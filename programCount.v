==> flow/design.v <==
module  PC(next, current, Reset_l, firstPC, CLK,branch,brAddr,Jump);
	output reg [31:0] next;
	input [31:0] current, firstPC,brAddr;
	input Reset_l,branch,Jump;
	input CLK;
	always @(negedge CLK)
	begin
 	if (Reset_l==1)
	next<=firstPC;
	else if(branch==1)
	next<=brAddr+32'd4;
    else if(Jump==1)
    next<=brAddr;
	else
 	next<= current+32'd4;
end
endmodule
=== Reports on PC ===
The steps from the RTL of PC to its reports follow in flow order.
Line numbers count from 1 in the design file above.
Operators carry their Yosys type and port widths (W data, S select, Z words).
Cell names lack the library's common part.
The mark - stands for no value.

* Top: PC
* Clock: CLK
* Standard-cell library: sky130hd
* Timing corner: tt_025C_1v80

=== Word level ===
Counts by Yosys on the flattened word-level netlist (proc, flatten, opt, wreduce; memories kept). Register bits leave out memories and registers merged into their read ports (data or address); mux counts leave out enables and synchronous resets folded into registers. Print and check cells are left out. Cells with the same type and inputs are merged into one.

* Bits of input ports: 100
* Clocked read ports x word width: 0
* Register bits after elaboration: 32
* Bits in read-only memories: 0
* Cells after elaboration: 6
* RAM bits: 0
* Output and inout bits: 32
* Memory cells: 0
* Latch bits: 0

* Bitwise gates (word level): 0
* Eq/ne operators: 0
* $mul: 0
* Add/subtract/negate cells: 2
* Shifts and indexed selects: 0
* Magnitude comparators: 0
* Reductions and logical operators: 0
* Divide/modulo/power cells: 0
* Multiplexer cells: 3

{| class="wikitable"
|+ Operators by type and width
! operator !! count
|-
| $mux W32 || 3
|-
| $add A32 B3 Y32 const B || 2
|}

=== Longest topological paths ===
Yosys ltp: most cells in a row. Word level: on the elaborated netlist, between registers, memories and ports. Mapped: between sequential cells and ports; inverters and the memories' decode and read muxes count.

* Depth in word-level cells: 4
* ABC_AREA: 0
* Gate-level depth with buffers: 8
* Mapped depth without buffers: 6

=== Netlist ===
Source: synth_stat.txt of the flow (Yosys; design flattened, memories mapped). It holds for the ABC_AREA given above (unset counts as 0); a run with the other value may have another netlist.
The area totals of this step are shown rounded.

{| class="wikitable"
|+ Cell types
! type !! count !! total area (um^2)
|-
| dfxtp_1 || 32 || 640.614
|-
| nand2_1 || 54 || 202.694
|-
| xnor2_1 || 18 || 157.651
|-
| o21ai_0 || 24 || 120.115
|-
| nand4_1 || 15 || 93.84
|-
| nand3_1 || 18 || 90.086
|-
| o31ai_1 || 12 || 90.086
|-
| xor2_1 || 10 || 87.584
|-
| nor2_1 || 23 || 86.333
|-
| a21oi_1 || 16 || 80.077
|-
| nor3_1 || 15 || 75.072
|-
| a31o_1 || 8 || 70.067
|-
| nor4_1 || 11 || 68.816
|-
| o211ai_1 || 9 || 67.565
|-
| mux2i_1 || 6 || 60.058
|-
| or4_1 || 8 || 60.058
|-
| clkbuf_1 || 14 || 52.55
|-
| o31a_1 || 6 || 52.55
|}

Other cell types: 39; their cells: 79.

* Standard cells after synthesis: 378
* Synthesis area: 0.00278 mm^2
* Sequential part of the area: 0.000641 mm^2
* Mapped flip-flops: 32
* Buffers: 23

Ticket comment

Design PC on sky130hd. What follows are 2 stored runs of the flow, each under its own settings; their order means nothing. The constraints put input and output delay at 20% of the set period each and load the outputs with 0.01 pF.
By "total power after layout" is meant OpenSTA's value without simulated activity: inputs other than the clock are taken to toggle once in ten clock periods, and the tool carries that through the logic.
The measured numbers are rounded.

=== Flow run 1 ===
{| class="wikitable"
! Setting !! Value
|-
| period_ns || 8.59
|-
| CORE_UTILIZATION || 64
|-
| SETUP_SLACK_MARGIN || 0.64
|-
| PLACE_DENSITY_LB_ADDON || 0.14
|-
| CORE_ASPECT_RATIO || 0.58
|-
| CORE_MARGIN || 4
|-
| CELL_PAD_IN_SITES_GLOBAL_PLACEMENT || 2
|-
| GPL_TIMING_DRIVEN || 1
|-
| CAP_MARGIN || 10
|-
| SLEW_MARGIN || 5
|}
Did not finish, placement stopped with FLW-0024.

=== Flow run 2 ===
{| class="wikitable"
! Setting !! Value
|-
| period_ns || 5.25
|-
| CAP_MARGIN || 20
|-
| CORE_MARGIN || 2
|-
| CORE_UTILIZATION || 40
|-
| SLEW_MARGIN || 20
|-
! Result !! Value
|-
| Worst setup slack after layout || 2 ps
|-
| Die size || 0.00763 mm^2
|-
| Standard-cell area after layout || 0.00526 mm^2
|-
| Final utilization || 77.8%
|-
| Total negative slack on setup checks || 0 ps
|-
| Total power after layout || 895 uW
|-
| Chip area after synthesis (Yosys) || 0.00278 mm^2
|-
| Post-route worst hold slack || 3710 ps
|}
